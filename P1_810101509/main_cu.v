==> flow/design.v <==
module main_cu(input clk, rst, start, co_4, cell_val, empty, same, border_reached, Run, reached_the_end,
               output reg Inz_Cnt_4, Inc_Cnt_4, Inz_Cnt_256, Inc_Cnt_256, Dec_Cnt_256, read, write, push_256, impossible, The_End, load, Inz_Cnt_queue, Inc_Cnt_queue, Done);
    reg [4:0] pstate, nstate;
    parameter [4:0] 
        Idle = 0,
		initializing = 1,
		checking_border = 2,
        start_reading = 3,
        completing_reading = 4, 
		evaluating_cell_val = 5,
        going_to_next_cell = 6,
		pushing_to_main_stack = 7,
		completing_pushing = 8,
		comparing_curr_cell_to_goal = 9,
		Increasing_stack_level = 10,
		poping_from_main_stack = 11,
		completing_poping = 12, 
		failing = 13,
		reaching_the_goal = 14,
		starting_to_show_the_path = 15,
		loading = 16,
		Increasing_queue_level = 17,
		checking_to_reach_the_end = 18,
		finish_showing_the_path = 19;
	always @(pstate, start, co_4, cell_val, empty, same, border_reached, Run, reached_the_end) begin
        nstate = Idle;
        {Inz_Cnt_4, Inc_Cnt_4, Inz_Cnt_256, Inc_Cnt_256, Dec_Cnt_256, read, write, push_256, impossible, The_End, load, Inz_Cnt_queue, Inc_Cnt_queue, Done} = 14'b0;
        case (pstate)
			Idle: begin
				nstate = start ? initializing : Idle;
				Inz_Cnt_256 = 1'b1;
			end
			initializing: begin
				nstate = checking_border;
				Inz_Cnt_4 = 1'b1;
			end
			checking_border: begin
				nstate = (border_reached & ~co_4) ? going_to_next_cell : 
						 (border_reached & co_4) ? poping_from_main_stack : start_reading;
			end
			start_reading: begin
				nstate = completing_reading;
				read = 1'b1;
			end
			completing_reading: begin
				nstate = evaluating_cell_val;
			end
			evaluating_cell_val: begin
				nstate = (cell_val & ~co_4) ? going_to_next_cell:
						 (cell_val & co_4) ? poping_from_main_stack:
						 (~cell_val) ? pushing_to_main_stack : evaluating_cell_val;
			end
			going_to_next_cell: begin
				nstate = checking_border;
				Inc_Cnt_4 = 1'b1;
			end
			pushing_to_main_stack: begin
				nstate = completing_pushing;
				push_256 = 1'b1;
				write = 1'b1;
			end
			completing_pushing: begin
				nstate = comparing_curr_cell_to_goal;
			end
			comparing_curr_cell_to_goal: begin
				nstate = same ? reaching_the_goal : Increasing_stack_level;
			end
			Increasing_stack_level:  begin
				nstate = initializing;
				Inc_Cnt_256 = 1'b1;
			end
			poping_from_main_stack: begin
				nstate = completing_poping;
				Dec_Cnt_256 = 1'b1;
			end
			completing_poping: begin
				nstate = empty ? failing : initializing;
			end
			failing: begin
				nstate = Idle;
				impossible = 1'b1;
			end
			reaching_the_goal: begin
				nstate = starting_to_show_the_path;
				The_End = 1'b1;
			end
			starting_to_show_the_path: begin
				nstate = Run ? loading : starting_to_show_the_path;
				Inz_Cnt_queue = 1'b1;
			end
			loading: begin
				nstate = Increasing_queue_level;
				load = 1'b1;
			end
			Increasing_queue_level: begin
				nstate = checking_to_reach_the_end;
				Inc_Cnt_queue = 1'b1;
			end
			checking_to_reach_the_end: begin
				nstate = reached_the_end ? finish_showing_the_path : loading;
			end
			finish_showing_the_path: begin
				nstate = Idle;
				Done = 1'b1;
			end
			default: nstate = Idle;
		endcase
	end
	always @(posedge clk, posedge rst) begin
        if (rst)
            pstate <= Idle;
        else
            pstate <= nstate;
    end
endmodule
Reports on main_cu
The steps from the RTL of main_cu to its reports follow in flow order.
Line numbers count from 1 in the design file above.
Operators: Yosys type, input widths -> output width; for muxes data width and select width s.
Library cell names are shortened.
{ "design": {"top_module": "main_cu", "clock": "clk", "cell_library": "sky130hd", "corner": "tt_025C_1v80"} }

Elaborated design
Counts by Yosys on the flattened word-level netlist (proc, flatten, opt, wreduce; memories kept). Register bits leave out memories and registers merged into their read ports (data or address); mux counts leave out enables and synchronous resets folded into registers. Print and check cells are left out. Cells with the same type and inputs are merged into one.
{ "word_totals": {"reg_bits": 5, "in_bits": 10} }
{ "classes": {"eq_ne": 19, "logic": 5, "n_reduce_logical": 2, "mux": 24} }
{ "op_table": {"columns": ["operator", "n"], "rows": [
  ["$pmux 5 s17", 1],
  ["$eq 5x4->1 const B", 8],
  ["$eq 5x3->1 const B", 4],
  ["$eq 5x5->1 const B", 4],
  ["$mux 4", 5],
  ["$mux 1", 14],
  ["$eq 5x2->1 const B", 2],
  ["$eq 5x1->1 const B", 1],
  ["$logic_not 5->1", 1],
  ["$mux 5", 1],
  ["$and 1x1->1", 4],
  ["$mux 2", 2],
  ["$mux 3", 1],
  ["$reduce_or 2->1", 1],
  ["$not 1->1", 1]
]} }

Depth
Longest topological path by Yosys (ltp), each cell counted once; first at word level (registers and memories cut), then after technology mapping (sequential cells cut; the memories' decode and read muxes count).
{ "logic_depth": {"ltp_word": 4, "abc_area": 0, "mapped_depth": 2} }

Netlist
Yosys stat after the flow's synthesis: flattened, memories mapped to cells. It holds for the ABC_AREA given above (unset counts as 0); a run with the other value may have another netlist.
{ "by_type": {"columns": ["cell_type", "n", "area_total_um2"], "rows": [
  ["dfrtp_1", 19, 475.456],
  ["dfstp_2", 1, 26.275],
  ["nor2b_1", 4, 25.024],
  ["and2_1", 3, 18.768],
  ["inv_1", 5, 18.768],
  ["a22oi_2", 1, 12.512],
  ["o21ai_0", 2, 10.01],
  ["a21o_1", 1, 7.507],
  ["buf_4", 1, 7.507],
  ["nor2_1", 2, 7.507],
  ["or2_1", 1, 6.256],
  ["a21oi_1", 1, 5.005],
  ["o21ai_1", 1, 5.005],
  ["clkbuf_1", 1, 3.754],
  ["nand2_1", 1, 3.754]
]} }
{ "synth_totals": {"area_um2": 633.1, "flip_flops": 20, "seq_area_um2": 501.7, "cells": 44} }

Worst setup path after synthesis
Path of least setup slack by OpenSTA after synthesis, without wires, with an ideal clock, recovery checks aside; 20% of the period is set as input and as output delay. Where synthesis merged equal registers, the netlist keeps one of their names.
{ "synth_timing": {"path_kind": "register to output", "startpoint": "register pstate", "endpoint": "output port write", "required_time_ps": 1224, "path_slack_ps": 673, "t_first_pin_ps": 0, "driving_pins": 2, "tclk_ps": 1530, "arrival_ps": 551, "path_delay_ps": 551, "synth_period_reached_ps": 857} }
"path_delay_ps" = arrival - input delay + setup time.
A path that ends at an output port has no setup time.
"driving_pins": output pins that drive a net of the path, with the launching flip-flop's if there is one; two outputs of one cell count as two.
"synth_period_reached_ps" is the clock period less the worst setup slack; recovery checks do not enter. This is arithmetic on one report: input and output delays are still those of the set period (20% each).
Where an end lacks its bit number, it is one bit of the signal, or one of the new flip-flops if synthesis recoded a state register.
Between the ends stands the longest chain of elaborated cells between them, by number of cells; it is not shown to be the way that was timed. Of several equally long chains one is given.
A line is the first line of the expression or statement that the cell stems from. Yosys adds cells for indexed reads and writes and turns some case tables into memories.
{ "synth_between": {"path_cell_list": "dfrtp_1 buf_4", "elab_chain_len": 2, "cone_cells": 2, "cone_lines": 1, "classes_between": "1 x eq/ne; 1 x mux"} }
{ "synth_rtl": {"columns": ["item", "line_no", "source"], "rows": [
  ["from (decl)", 3, "reg [4:0] pstate, nstate;"],
  ["from (assign)", 111, "pstate <= Idle;"],
  ["from (assign)", 113, "pstate <= nstate;"],
  ["$eq 5x3->1", 28, "case (pstate)"],
  ["$mux 1", 28, null],
  ["to (decl)", 2, "output reg Inz_Cnt_4, Inc_Cnt_4, Inz_Cnt_256, Inc_Cnt_256, Dec_Cnt_256, read, write, push_256, impossible, The ..."]
]} }

Worst path after layout
Path of least setup slack in the final report of flow run A (OpenROAD, finished layout, wires in). Where an end is a register, its clock arrival counts in the times.
The report prints the path's times to 10 ps; the period is as set.
{ "layout_timing": {"path_kind": "register to output", "startpoint": "register pstate", "endpoint": "output port Inz_Cnt_256", "tclk_ps": 503, "path_slack_ps": -520, "arrival_ps": 930, "driving_pins": 2, "required_time_ps": 400, "t_first_pin_ps": 280} }
Where an end lacks its bit number, it is one bit of the signal, or one of the new flip-flops if synthesis recoded a state register.
{ "layout_between": {"path_cell_list": "dfstp_2 buf_6"} }
{ "layout_rtl": {"columns": ["item", "line_no", "source"], "rows": [
  ["from (decl)", 3, "reg [4:0] pstate, nstate;"],
  ["from (assign)", 111, "pstate <= Idle;"],
  ["from (assign)", 113, "pstate <= nstate;"],
  ["to (decl)", 2, "output reg Inz_Cnt_4, Inc_Cnt_4, Inz_Cnt_256, Inc_Cnt_256, Dec_Cnt_256, read, write, push_256, impossible, The ..."]
]} }
Chain of elaborated cells between the ends: none given.

Below are 2 stored runs of the flow (Yosys, OpenROAD; platform sky130hd) on main_cu, each with its settings and what was measured, unordered. Constraints: input delay and output delay 20% of the set period each, output load 0.01 pF.
"clock_period_reached_ps" = clock period - worst setup slack. The figure is calculated, with input and output delays left at 20% of the set period.
By "power_total_w" is meant OpenSTA's value without simulated activity: inputs other than the clock are taken to toggle once in ten clock periods, and the tool carries that through the logic.

Flow run A
==> flow/run.sh <==
#!/bin/bash
# the make line also repeats the synthesis and layout settings of config.mk as NAME=value (left out here)
make -C /OpenROAD-flow-scripts/flow DESIGN_CONFIG=/design/flow/config.mk WORK_HOME=/design/flow/orfs CLKGATE_MAP_FILE= finish
==> flow/config.mk <==
export PLATFORM = sky130hd
export DESIGN_NAME = main_cu
export DESIGN_NICKNAME = main_cu
export VERILOG_FILES = /design/flow/design.v
export SDC_FILE = /design/flow/constraint.sdc
export NUM_CORES = 4
export LEC_CHECK = 0
export CAP_MARGIN = 20
export CELL_PAD_IN_SITES_GLOBAL_PLACEMENT = 1
export CORE_MARGIN = 2
export CORE_UTILIZATION = 31
export GPL_TIMING_DRIVEN = 1
export MAX_ROUTING_LAYER = met4
export PLACE_DENSITY = 0.43
export SETUP_SLACK_MARGIN = 0.12
export SLEW_MARGIN = 20
export TNS_END_PERCENT = 20
==> flow/constraint.sdc <==
create_clock -name core_clock -period 0.503 [get_ports {clk}]
set_input_delay 0.1006 -clock core_clock [delete_from_list [all_inputs] [get_ports {clk}]]
set_output_delay 0.1006 -clock core_clock [all_outputs]
set_load 0.01 [all_outputs]

==> results of flow run A, as JSON <==
{
  "clock_period_reached_ps": 1028,
  "die_um2": 2419.7,
  "finalUtil_pct": 49.5,
  "power_total_w": 0.003042,
  "timing.setup.tns_ps": -8743,
  "yosys_chip_area_um2": 633.1,
  "cell_area_final_um2": 960.9,
  "setup_ws_ps": -525
}

Flow run B
==> flow/run.sh <==
#!/bin/bash
# the make line also repeats the synthesis and layout settings of config.mk as NAME=value (left out here)
make -C /OpenROAD-flow-scripts/flow DESIGN_CONFIG=/design/flow/config.mk WORK_HOME=/design/flow/orfs CLKGATE_MAP_FILE= finish
==> flow/config.mk <==
export PLATFORM = sky130hd
export DESIGN_NAME = main_cu
export DESIGN_NICKNAME = main_cu
export VERILOG_FILES = /design/flow/design.v
export SDC_FILE = /design/flow/constraint.sdc
export NUM_CORES = 4
export LEC_CHECK = 0
export CAP_MARGIN = 20
export CORE_MARGIN = 2
export CORE_UTILIZATION = 40
export SLEW_MARGIN = 20
==> flow/constraint.sdc <==
create_clock -name core_clock -period 0.532 [get_ports {clk}]
set_input_delay 0.1064 -clock core_clock [delete_from_list [all_inputs] [get_ports {clk}]]
set_output_delay 0.1064 -clock core_clock [all_outputs]
set_load 0.01 [all_outputs]

==> results of flow run B, as JSON <==
{
  "yosys_chip_area_um2": 633.1,
  "cell_area_final_um2": 960.9,
  "clock_period_reached_ps": 1037,
  "setup_ws_ps": -505,
  "finalUtil_pct": 64.5,
  "power_total_w": 0.003021,
  "die_um2": 1917.1,
  "timing.setup.tns_ps": -8075
}
